==> flow/design.v <==
`timescale 1ns/1ps
module fir(
	input			clk_100k,
	input			rst_n,
	input 	signed [8:0]	samp_in,
	output 	signed [8:0]	fir_out	
);
reg	signed [15:0]	b[0:20];
reg	signed [8:0]	samp[0:20]; 
wire signed [24:0]	mult[0:20];
wire signed [33:0]	sum;
initial begin
	b[0]   = 16'h0312;
	b[1]   = 16'h03F8;
	b[2]   = 16'h0694;
	b[3]   = 16'h0AAD;
	b[4]   = 16'h0FE6;
	b[5]   = 16'h15BC;
	b[6]   = 16'h1B9F;
	b[7]   = 16'h20F9;
	b[8]   = 16'h2539;
	b[9]   = 16'h27F6;
	b[10]  = 16'h28E9;
	b[11]  = 16'h27F6;
	b[12]  = 16'h2539;
	b[13]  = 16'h20F9;
	b[14]  = 16'h1B9F;
	b[15]  = 16'h15BC;
	b[16]  = 16'h0FE6;
	b[17]  = 16'h0AAD;
	b[18]  = 16'h0694;
	b[19]  = 16'h03F8;
	b[20]  = 16'h0312;
end
integer i;
always @(posedge clk_100k or negedge rst_n) begin
	if(!rst_n) begin
		for(i=20;i>=0;i=i-1)begin
			samp[i] <= 0;
		end
	end
	else begin  
		for(i=20;i>0;i=i-1)begin
			samp[i] <= samp[i-1];
		end
		samp[0] <= samp_in;
	end
end
genvar j;
for(j=0;j<=20;j=j+1)begin
	assign mult[j] = $signed(samp[j])*$signed(b[j]);
end
assign sum = mult[0]+mult[1]+mult[2]+mult[3]+mult[4]+mult[5]+mult[6]+mult[7]+mult[8]+mult[9]+mult[10]+mult[11]+mult[12]+mult[13]+mult[14]+mult[15]+mult[16]+mult[17]+mult[18]+mult[19]+mult[20];
assign fir_out = sum[24:16];
endmodule
======== Reports on fir ========
What the tools print for fir, step after step.
Lines are those of the file above, counted from 1.
Library cell names are shortened.
A cell with - has no value.
design
  top module .............................. fir
  clock port .............................. clk_100k
  standard-cell library ................... sky130hd
  corner .................................. tt_025C_1v80

======== After elaboration ========
Source: Yosys, flattened and elaborated. Widths are those after wreduce; folded enables and synchronous resets count as part of the registers. Registers that Yosys merges into a memory's read port (data or address) are not register bits. Print and check cells do not count. Equal cells are merged and count once.
Yosys's memory passes give these memory sizes; they may raise the number of words (mostly to a power of two), join words into wider ones and drop unused or constant bits.
word-level totals
  memory bits (read-only) ................. 448
  RAM bits ................................ 0
  bits in latches ......................... 0
  memory cells ............................ 1
  flip-flop bits (word level) ............. 189
memory list
  name  depth  width  line  text
  b     4      112    8     reg signed [15:0] b[0:20];
operators by class
  reductions and logical operators ........ 0
  div/mod/pow operators ................... 0
  equal/unequal tests ..................... 0
  multiply operators ...................... 21
  shift-type cells ........................ 0
  bitwise logic cells ..................... 0
  $add $sub $neg .......................... 20
  $lt $le $gt $ge ......................... 0
  muxes and demuxes ....................... 0
operators with widths
  cell                         number
  multiplier 9 x 16 -> 25 bit  21
  adder 25 bit                 20

======== Depth ========
Depth = most cells in a row (Yosys ltp): at word level without a register or memory, in the mapped netlist without a sequential cell, where the memories' decode and read muxes count.
depth
  depth after elaboration ................. 21
  ABC_AREA ................................ 0
  gate-level depth with buffers ........... 32
  depth with buffers taken out ............ 32

======== Mapped cells and area ========
Source: synth_stat.txt of the flow (Yosys; design flattened, memories mapped). It holds for the ABC_AREA given above (unset counts as 0); a run with the other value may have another netlist.
synthesis totals
  mapped flip-flops ....................... 189
  standard cells after synthesis .......... 4197
  synthesis area .......................... 48396.4 µm²
cell types
  cell      number  area in all (µm²)
  fa_1      1242    2.49E+04
  ha_1      901     1.13E+04
  inv_1     1701    6.38E+03
  dfrtp_1   189     4.73E+03
  xnor2_1   36      315.302
  a21o_1    16      120.115
  nand2b_1  17      106.352
  a21oi_1   18      90.086
  xor2_1    8       70.067
  or2_2     11      68.816
  nand2_1   13      48.797
  a31o_2    4       35.034
  nand3_1   7       35.034
  and2_1    5       31.28
  nor2_1    6       22.522
  o211ai_1  3       22.522
  o21bai_1  3       22.522
  o41ai_2   1       16.266
Not listed: further types 13, cells in them 16.

======== Worst setup path after synthesis ========
Source: OpenSTA report_checks on the synthesized netlist (no wires, ideal clock, input and output delay 20% of the period each), path of least setup slack; recovery checks are left aside. Register names are those of the netlist, which keeps one name where synthesis merged equal registers.
timing after synthesis
  kind .................................... register to output
  from .................................... reg samp[19][0]
  to ...................................... out fir_out[7]
  delay of the path ....................... 8.479 ns
  driving pins on the path ................ 29
  slack ................................... 2.641 ns
  period .................................. 13.9 ns
  arrival time ............................ 8.479 ns
  time at the first pin ................... 0.000 ns
  buffers on the path ..................... 0
  synthesis period reached ................ 11.259 ns
"delay of the path" = arrival - input delay + setup time.
At an output port there is no setup time.
"driving pins on the path" counts driving pins, that of a launching flip-flop among them; a cell with two outputs on the path counts twice.
"synthesis period reached" is the clock period less the worst setup slack; recovery checks do not enter. This is arithmetic on one report: input and output delays are still those of the set period (20% each).
The rows between start and end are the longest chain of elaborated cells between them; the timing report does not say that the signal goes this way. Where chains are equally long, one stands for them.
A line is the first line of the expression or statement that the cell stems from. Yosys adds cells for indexed reads and writes and turns some case tables into memories.
on the way, after synthesis
  cells stage by stage .................... dfrtp_1 -> fa_1 -> inv_1 -> fa_1 -> inv_1 -> fa_1 -> inv_1 -> fa_1 -> fa_1 -> fa_1 -> inv_1 -> fa_1 -> inv_1 -> fa_1 -> fa_1 -> inv_1 -> fa_1 -> inv_1 -> fa_1 -> inv_1 -> fa_1 -> ha_1 -> a21oi_1 -> nand2_1 -> o311a_1 -> o211ai_2 -> o22ai_2 -> o41ai_2 -> xnor2_1
  cells in the longest elaborated chain ... 3
RTL lines, path after synthesis
  element                      line  text
  from (decl)                  9     reg signed [8:0] samp[0:20];
  from (assign)                39    samp[i] <= 0;
  from (assign)                44    samp[i] <= samp[i-1];
  multiplier 9 x 16 -> 25 bit  51    assign mult[j] = $signed(samp[j])*$signed(b[j]);
  adder 25 bit x2              53    assign sum = mult[0]+mult[1]+mult[2]+mult[3]+mult[4]+mult[5]+mult[6]+mult[7]+mult[8]+mult[9]+mult[10]+mult[11] ...
  to (decl)                    6     output signed [8:0] fir_out

======== Timing after layout ========
From the final timing report of entry A: the path of least setup slack in the routed layout; clock arrival at registers is part of the times.
timing after layout
  kind .................................... register to output
  from .................................... reg samp[5][8]
  to ...................................... out fir_out[8]
  slack ................................... 1.20 ns
  time at the first pin ................... 0.58 ns
  driving pins on the path ................ 28
  period .................................. 15.2 ns
  buffers on the path ..................... 1
  arrival time ............................ 10.96 ns
The rows between start and end are the longest chain of elaborated cells between them; the timing report does not say that the signal goes this way. Where chains are equally long, one stands for them.
on the way, after layout
  cells stage by stage .................... dfrtp_1 -> inv_1 -> fa_1 -> inv_1 -> ha_1 -> fa_1 -> fa_1 -> inv_1 -> fa_1 -> inv_1 -> fa_1 -> fa_1 -> fa_1 -> fa_1 -> fa_1 -> fa_1 -> inv_1 -> fa_1 -> inv_1 -> ha_1 -> and3_1 -> a221oi_2 -> o21ai_0 -> o211ai_2 -> o22ai_2 -> a31oi_1 -> xnor2_1 -> clkdlybuf4s50_1
  cells in the longest elaborated chain ... 17
RTL lines, path after layout
  element                      line  text
  from (decl)                  9     reg signed [8:0] samp[0:20];
  from (assign)                39    samp[i] <= 0;
  from (assign)                44    samp[i] <= samp[i-1];
  multiplier 9 x 16 -> 25 bit  51    assign mult[j] = $signed(samp[j])*$signed(b[j]);
  adder 25 bit x16             53    assign sum = mult[0]+mult[1]+mult[2]+mult[3]+mult[4]+mult[5]+mult[6]+mult[7]+mult[8]+mult[9]+mult[10]+mult[11] ...
  to (decl)                    6     output signed [8:0] fir_out

# Flow runs of fir

Top module fir; platform sky130hd; tools Yosys and OpenROAD; 2 stored runs in no particular order. Input and output delays are each 20% of the period that was set; the output load is 0.01 pF.
"achieved period": clock period set for the run, less the worst setup slack. It is reckoned from that one timing run; input and output delays stay at 20% of the period that was set.

---- entry A ----
settings
  period_ns = 15.2
  CORE_UTILIZATION = 24
  PLACE_DENSITY = 0.43
  CORE_ASPECT_RATIO = 0.65
  CELL_PAD_IN_SITES_GLOBAL_PLACEMENT = 0
  CTS_CLUSTER_DIAMETER = 259
  MAX_ROUTING_LAYER = met5
  CAP_MARGIN = 20
  CORE_MARGIN = 2
  SLEW_MARGIN = 20
results
  synthesized cell area ................... 48396.4 µm²
  utilization in the final report ......... 0.264
  summed negative setup slack ............. 0.000 ns
  area of the standard cells in the finished layout .. 52693.0 µm²
  setup slack of the worst path ........... 1.202 ns
  achieved period ......................... 13.998 ns
  post-route worst hold slack ............. 0.460 ns
  area inside the die boundary ............ 205343.0 µm²

---- entry B ----
settings
  period_ns = 18.2
  CORE_UTILIZATION = 47
  SETUP_SLACK_MARGIN = 3.31
  PLACE_DENSITY = 0.86
  CORE_MARGIN = 4
  CELL_PAD_IN_SITES_GLOBAL_PLACEMENT = 1
  TNS_END_PERCENT = 5
  GPL_TIMING_DRIVEN = 1
  CTS_CLUSTER_SIZE = 91
  SLEW_MARGIN = 10
  MIN_ROUTING_LAYER = met1
  CAP_MARGIN = 20
results
  achieved period ......................... 14.301 ns
  post-route worst hold slack ............. 0.455 ns
  summed negative setup slack ............. 0.000 ns
  utilization in the final report ......... 0.499
  synthesized cell area ................... 48396.4 µm²
  area of the standard cells in the finished layout .. 50928.8 µm²
  setup slack of the worst path ........... 3.899 ns
  area inside the die boundary ............ 108169.0 µm²
